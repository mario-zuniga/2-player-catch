==> flow/design.v <==
`timescale 1ns / 1ps
module GTV(
    input	clk, rst,
	output reg iguales,
	output [1:0] sel
	);
parameter [19:0] YY = 100000000;
reg [19:0] CuentaCada20ns;
always @ (posedge rst or posedge clk) begin
  if (rst) CuentaCada20ns <= 0;  
  else if (iguales) CuentaCada20ns <= 0;
   else CuentaCada20ns <= CuentaCada20ns +1;
end
always @ (CuentaCada20ns) begin
	if (CuentaCada20ns == YY) iguales = 'b1; 
	else iguales = 0;
end
assign sel = CuentaCada20ns[10:9];
endmodule
# == Tool chain data of GTV ==
# What the tools print for GTV, step after step.
# Line numbers count from 1 in the design file above.
# Operators: Yosys type, input widths -> output width; for muxes data width and select width s.
# Cell names lack the library's common part.
# The mark - stands for no value.
# inputs
design,GTV
clock_port,clk
cell_library,sky130hd
corner,tt_025C_1v80

# == Word level ==
# Counts by Yosys on the flattened word-level netlist (proc, flatten, opt, wreduce; memories kept). Register bits leave out memories and registers merged into their read ports (data or address); mux counts leave out enables and synchronous resets folded into registers. Print and check cells are left out. Cells with the same type and inputs are merged into one.
# word_totals
latchBits,0
regBits,20
n_memories,0
mem_bits_ro,0
wordCells,5
clocked_rd_ports_x_width,0
ramBits,0
# op_classes
shifts,0
eq_ne,1
n_addsub,1
n_cmp,0
n_mul,0
n_div,0
muxes,2
n_reduce_logical,0
bitwise,0
# op_table
op,count
$add 20x1->20 const B,1
$eq 20x19->1 const B,1
$mux 20,1
$mux 1,1

# == Depth ==
# Yosys ltp: most cells in a row. Word level: on the elaborated netlist, between registers, memories and ports. Mapped: between sequential cells and ports; inverters and the memories' decode and read muxes count.
# depth
ltp_word,3
abc_area,0
depth_mapped,6

# == Mapped cells and area ==
# Yosys stat after the flow's synthesis: flattened, memories mapped to cells. It holds for the ABC_AREA given above (unset counts as 0); a run with the other value may have another netlist.
# by_type
cell_type,count,area_total_um2
dfrtp_1,20,500.48
xnor2_1,14,122.618
nor2_1,14,52.55
nand3_1,9,45.043
nor4_1,5,31.28
xor2_1,3,26.275
ha_1,2,25.024
nand4_1,4,25.024
nand4_4,1,21.27
nor4b_1,2,17.517
buf_4,2,15.014
inv_1,4,15.014
and3_1,2,12.512
nand4_2,1,12.512
nand2_1,3,11.261
and3_2,1,7.507
o31ai_1,1,7.507
or4_1,1,7.507
# Not listed: further types 5, cells in them 5.
# mapped
mapped_area_mm2,0.0009847
sequential_area_mm2,0.0005005
ffs,20
cell_count,94

# == Timing after synthesis ==
# Source: OpenSTA report_checks on the synthesized netlist (no wires, ideal clock, input and output delay 20% of the period each), path of least setup slack; recovery checks are left aside. Register names are those of the netlist, which keeps one name where synthesis merged equal registers.
# synth_path
path_type,register to output
startpoint,register CuentaCada20ns[0]
endpoint,output iguales
out_delay_ns,0.368
path_delay_ns,1.314
clock_period_ns,1.84
required_time_ns,1.472
path_slack_ns,0.158
driving_pins,6
launch_ns,0.000
arrival_time_ns,1.314
synth_period_reached_ns,1.682
# "path_delay_ns" is the arrival time less input delay plus setup time.
# A path that ends at an output port has no setup time.
# "driving_pins": output pins that drive a net of the path, with the launching flip-flop's if there is one; two outputs of one cell count as two.
# "synth_period_reached_ns" is the clock period less the worst setup slack; recovery checks do not enter. This is arithmetic on one report: input and output delays are still those of the set period (20% each).
# The rows between start and end are the longest chain of elaborated cells between them; the timing report does not say that the signal goes this way. Where chains are equally long, one stands for them.
# A line is the first line of the expression or statement that the cell stems from. Yosys adds cells for indexed reads and writes and turns some case tables into memories.
# At most two assigning lines are given for a register; there are more.
# synth_via
path_cell_list,dfrtp_1 > inv_1 > ha_1 > nor4b_1 > nand3_1 > nor2_1
elab_chain_cells,2
cone_cells,2
lines_between,1
classes_between,eq/ne (1); mux (1)
# synth_lines
element,line,text
"start, declared",8,reg [19:0] CuentaCada20ns;
"start, assigned",10,if (rst) CuentaCada20ns <= 0;
"start, assigned",12,else CuentaCada20ns <= CuentaCada20ns +1;
$eq 20x19->1,15,if (CuentaCada20ns == YY) iguales = 'b1;
$mux 1,15,
"end, declared",4,"output reg iguales,"

# == Worst path after layout ==
# From the final timing report of stored run 1: the path of least setup slack in the routed layout; clock arrival at registers is part of the times.
# layout_path
path_type,register to output
startpoint,register CuentaCada20ns[9]
endpoint,output iguales
clock_period_ns,1.59
launch_ns,0.29
required_time_ns,1.27
arrival_time_ns,1.49
driving_pins,5
path_slack_ns,-0.22
out_delay_ns,0.32
# The rows between start and end are the longest chain of elaborated cells between them; the timing report does not say that the signal goes this way. Where chains are equally long, one stands for them.
# At most two assigning lines are given for a register; there are more.
# layout_via
path_cell_list,dfrtp_2 > nor4b_2 > nand4_1 > nor2_4 > buf_6
elab_chain_cells,2
cone_cells,2
lines_between,1
classes_between,eq/ne (1); mux (1)
# layout_lines
element,line,text
"start, declared",8,reg [19:0] CuentaCada20ns;
"start, assigned",10,if (rst) CuentaCada20ns <= 0;
"start, assigned",12,else CuentaCada20ns <= CuentaCada20ns +1;
$eq 20x19->1,15,if (CuentaCada20ns == YY) iguales = 'b1;
$mux 1,15,
"end, declared",4,"output reg iguales,"

# Module GTV, platform sky130hd: 2 stored runs of the flow (Yosys, OpenROAD) with differing settings, in no particular order. Input and output delays are each 20% of the period that was set; the output load is 0.01 pF.
# By "timing.worst_path_ns" is meant the share of the clock period that the worst setup path is allowed (20% is reserved at inputs, 20% at outputs), minus its slack. Clock arrival times at its registers enter into it.
# By "power_total_uw" is meant OpenSTA's value without simulated activity: inputs other than the clock are taken to toggle once in ten clock periods, and the tool carries that through the logic.
# Settings: -- = not set for that run.
run name,period_ns,CORE_UTILIZATION,PLACE_DENSITY_LB_ADDON,HOLD_SLACK_MARGIN,CELL_PAD_IN_SITES_DETAIL_PLACEMENT,GPL_TIMING_DRIVEN,CAP_MARGIN,SLEW_MARGIN,MIN_ROUTING_LAYER,MAX_ROUTING_LAYER,CORE_MARGIN,SETUP_SLACK_MARGIN,CELL_PAD_IN_SITES_GLOBAL_PLACEMENT,ABC_AREA,GPL_ROUTABILITY_DRIVEN,CTS_CLUSTER_SIZE,fin_ws_ns,ys_area_mm2,final_setup_tns_ns,layout_utilization_frac,timing.worst_path_ns,critical_path_type,power_total_uw,cell_area_final_mm2,die_mm2
stored run 1,1.59,36,0.19,0.0,1,0,0,5,met1,met5,2,--,--,--,--,--,-0.216,0.0009847,-0.323,0.499,1.49,register to output,754.4,0.00127,0.0031697
stored run 2,1.19,33,0.18,--,0,--,20,20,met2,--,2,0.23,2,0,0,88,-0.576,0.0009847,-7.814,0.661,1.53,register to output,1092,0.0018555,0.0034369
